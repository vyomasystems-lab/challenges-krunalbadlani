==> flow/design.v <==
module lcd(
   input clk, 
   output reg [7:0] dout
    );
integer count = 0;
integer  i = 0;
reg rs, rw;
reg en; 
parameter send_cmd  = 0;
parameter send_data = 1;
reg state = send_cmd;
reg [7:0] data [11:0];
initial begin
data[0] <= 8'h38;  
data[1] <= 8'h01;  
data[2] <= 8'h0E; 
data[3] <= 8'h06;  
data[4] <= 8'h80; 
data[5]  <= 8'h76;  
data[6]  <= 8'h65;   
data[7]  <= 8'h72;   
data[8]  <= 8'h69;  
data[9]  <= 8'h6c;  
data[10] <= 8'h6f;  
data[11] <= 8'h67;  
end
always@(posedge clk)
begin
case(state)
send_cmd : 
begin
  if(i <= 4) 
   begin
    rs <= 1'b0;
    rw <= 1'b0;
    dout <= data[i];
    i <= i + 1;
   end
  else
    begin
    state <= send_data;
    dout <= data[i];
    i <= i + 1;
    end
end
send_data : 
begin
  if(i < 11)  
   begin
    rs   <= 1'b1;
    rw   <= 1'b0; 
    dout <= data[i];
    i <= i + 1; 
   end
 else
   begin
   i <= 0;
   state <= send_cmd;
   rs    <= 1'b0;
   rw    <= 1'b0;
   dout  <= 8'h00;
   end
end
endcase
end
assign en = clk;
endmodule
* From RTL to reports: lcd
What the tools print for lcd, step after step.
Lines are those of the file above, counted from 1.
Operators: Yosys type, input widths -> output width; for muxes data width and select width s.
Cell names lack the library's common part.
A cell with - has no value.
- Top module :: lcd
- Clock :: clk
- Standard-cell library :: sky130hd
- Timing corner :: tt_025C_1v80

* After elaboration
Source: Yosys, flattened and elaborated, memories not mapped. Widths are those after wreduce; folded enables and synchronous resets count as part of the registers. Registers that Yosys merges into a memory's read port (data or address) are not register bits. Print and check cells do not count. Equal cells are merged and count once.
Memory sizes are those after Yosys's memory passes, which may raise the word count (mostly to a power of two), join words into wider ones and drop unused or constant bits.
- Input port bits :: 1
- Memories kept :: 1
- Elaborated cells :: 15
- Bits in latches :: 0
- Word width x clocked read ports :: 0
- Bits in registers :: 41
- Output and inout bits :: 8
- RAM bits :: 0
- ROM bits :: 96
** Memories
- data :: words 12, width 8, read ports 1, wr ports 0, RTL line 12 : reg [7:0] data [11:0];
- Divide/modulo/power cells :: 0
- Add/subtract/negate cells :: 1
- Shift operators :: 0
- Muxes and demuxes :: 7
- Reduce/logical cells :: 0
- $lt $le $gt $ge :: 2
- Equality and inequality tests :: 0
- Bitwise gates (word level) :: 1
- Multiply operators :: 0
** Operator list (number)
- $pmux 32 s2 :: 1
- $add 32x2->32 const B :: 1
- $le 32x4->1 const B :: 1
- $lt 32x5->1 const B :: 1
- $mux 32 :: 1
- $pmux 8 s2 :: 1
- $mux 8 :: 1
- $pmux 1 s2 :: 1
- $mux 1 :: 2
- $not 1->1 :: 1

* Longest topological paths
Longest topological path by Yosys (ltp), each cell counted once; first at word level (registers and memories cut), then after technology mapping (sequential cells cut; the memories' decode and read muxes count).
- Depth after elaboration :: 3
- ABC_AREA :: 0
- Gate-level depth with buffers :: 7
- Gate-level depth less buffers :: 6

* Netlist
Source: synth_stat.txt of the flow (Yosys; design flattened, memories mapped). It holds for the ABC_AREA given above (unset counts as 0); a run with the other value may have another netlist.
** Cell types
- dfxtp_1 :: number 41, area in all 820.787 sq um
- or4_1 :: number 13, area in all 97.594 sq um
- a21oi_1 :: number 19, area in all 95.091 sq um
- nor2_1 :: number 21, area in all 78.826 sq um
- o31ai_1 :: number 10, area in all 75.072 sq um
- xnor2_1 :: number 8, area in all 70.067 sq um
- ha_1 :: number 5, area in all 62.56 sq um
- nor4_1 :: number 9, area in all 56.304 sq um
- nand2_1 :: number 14, area in all 52.55 sq um
- nand3_1 :: number 9, area in all 45.043 sq um
- o21ai_0 :: number 9, area in all 45.043 sq um
- a211oi_1 :: number 5, area in all 37.536 sq um
- or3_1 :: number 6, area in all 37.536 sq um
- xor2_1 :: number 4, area in all 35.034 sq um
- nand4_1 :: number 5, area in all 31.28 sq um
- inv_1 :: number 7, area in all 26.275 sq um
- nand4_2 :: number 2, area in all 25.024 sq um
- nor3_1 :: number 5, area in all 25.024 sq um
Other cell types: 19; their cells: 31.
- Cell count :: 223
- Sequential area :: 820.8 sq um
- Mapped flip-flops :: 41
- Chip area (Yosys) :: 1928.1 sq um
- Buffers :: 11

* Timing after synthesis
Path of least setup slack by OpenSTA after synthesis, without wires, with an ideal clock, recovery checks aside; 20% of the period is set as input and as output delay. Where synthesis merged equal registers, the netlist keeps one of their names.
- Path type :: reg2reg
- Start point :: register i[0]
- End point :: register i[26]
- Period :: 3560 ps
- Path slack :: 1415 ps
- Stages on the path :: 7
- Path delay :: 2145 ps
- Buffers on the path :: 1
- Setup time :: 71 ps
- Data required time :: 3489 ps
- Arrival :: 2074 ps
- Time at the first pin :: 0 ps
- Synthesis period reached :: 2145 ps
"path delay" = arrival - input delay + setup time.
"stages on the path" counts driving pins, that of a launching flip-flop among them; a cell with two outputs on the path counts twice.
"synthesis period reached" = period - worst setup slack (recovery checks aside). The figure is calculated, with input and output delays left at 20% of the set period.
Between the ends stands the longest chain of elaborated cells between them, by number of cells; it is not shown to be the way that was timed. Of several equally long chains one is given.
A line is the first line of the expression or statement that the cell stems from. Yosys adds cells for indexed reads and writes and turns some case tables into memories.
At most two assigning lines are given for a register; there are more.
- Cells stage by stage :: dfxtp_1 ha_1 nand4_1 or4_1 buf_2 or4_1 a21oi_1
- Cells in the longest elaborated chain :: 3
- Elaborated cells on any way between the ends :: 4
- Those cells by class :: 1 x add/sub; 1 x compare; 2 x mux
** Ends and longest elaborated chain, post-synthesis
- from (decl) :: RTL line 6 : integer  i = 0;
- from (assign) :: RTL line 37 : i <= i + 1;
- from (assign) :: RTL line 43 : i <= i + 1;
- $add 32x2->32 :: RTL line 53 : i <= i + 1;
- $mux 32 :: RTL line 48 : if(i < 11)
- $pmux 32 s2 :: RTL line 29 : case(state)
- to (assign) :: RTL line 37
- to (assign) :: RTL line 43
- to (decl) :: RTL line 6

* Path in the finished layout
Path of least setup slack in the final report of entry B (OpenROAD, finished layout, wires in). Where an end is a register, its clock arrival counts in the times.
The report prints the path's times to 10 ps; the period is as set.
- Path type :: reg2reg
- Start point :: register i[0]
- End point :: register i[26]
- Period :: 2500 ps
- Buffers on the path :: 0
- Path slack :: 510 ps
- Arrival :: 2200 ps
- Stages on the path :: 6
- Data required time :: 2710 ps
- Time at the first pin :: 290 ps
- Setup time :: 70 ps
Between the ends stands the longest chain of elaborated cells between them, by number of cells; it is not shown to be the way that was timed. Of several equally long chains one is given.
At most two assigning lines are given for a register; there are more.
- Cells stage by stage :: dfxtp_4 ha_4 nand4_1 or4_4 or4_1 a21oi_1
- Cells in the longest elaborated chain :: 3
- Elaborated cells on any way between the ends :: 4
- Those cells by class :: 1 x add/sub; 1 x compare; 2 x mux
** Ends and longest elaborated chain, after layout
- from (decl) :: RTL line 6 : integer  i = 0;
- from (assign) :: RTL line 37 : i <= i + 1;
- from (assign) :: RTL line 43 : i <= i + 1;
- $add 32x2->32 :: RTL line 53 : i <= i + 1;
- $mux 32 :: RTL line 48 : if(i < 11)
- $pmux 32 s2 :: RTL line 29 : case(state)
- to (assign) :: RTL line 37
- to (assign) :: RTL line 43
- to (decl) :: RTL line 6

Design lcd on sky130hd. What follows are 2 stored runs of the flow, each under its own settings; their order means nothing. The constraints put input and output delay at 20% of the set period each and load the outputs with 0.01 pF.
"achieved period" = clock period - worst setup slack. The figure is calculated, with input and output delays left at 20% of the set period.
By "time used up by the worst setup path" is meant the share of the clock period that the worst setup path is allowed (20% is reserved at inputs, 20% at outputs), minus its slack. Clock arrival times at its registers enter into it.
"total power of the final layout": no workload was simulated; the value follows from the tool's default switching activity.
"time used up by the worst setup path" is known to 10 ps.

** Entry A
- Settings :: period_ns=1.85; CORE_UTILIZATION=64; PLACE_DENSITY=0.82; CORE_MARGIN=10; CELL_PAD_IN_SITES_DETAIL_PLACEMENT=1; TNS_END_PERCENT=65; CTS_CLUSTER_SIZE=13; CTS_CLUSTER_DIAMETER=90; SLEW_MARGIN=40; MIN_ROUTING_LAYER=met1; MAX_ROUTING_LAYER=met5; CAP_MARGIN=20
- Outcome :: stopped before the end: placement reported DPL-0033

** Entry B
- Settings :: period_ns=2.5; CORE_UTILIZATION=43; SETUP_SLACK_MARGIN=0.55; PLACE_DENSITY=0.4; CELL_PAD_IN_SITES_GLOBAL_PLACEMENT=2; TNS_END_PERCENT=85; CTS_CLUSTER_SIZE=45; CTS_CLUSTER_DIAMETER=346; CAP_MARGIN=40; MIN_ROUTING_LAYER=met1; CORE_MARGIN=2; SLEW_MARGIN=20
- Total power of the final layout :: 1055 uW
- Full die area :: 5035.3 sq um
- Worst hold slack in the final report :: 527 ps
- Utilization :: 57.0 %
- Yosys chip area after synthesis :: 1928.1 sq um
- Worst setup slack after layout :: 507 ps
- Standard-cell area after layout :: 2464.9 sq um
- Time used up by the worst setup path :: 1990 ps
- Class of the worst setup path :: reg2reg
- Final setup TNS :: 0 ps
- Achieved period :: 1993 ps
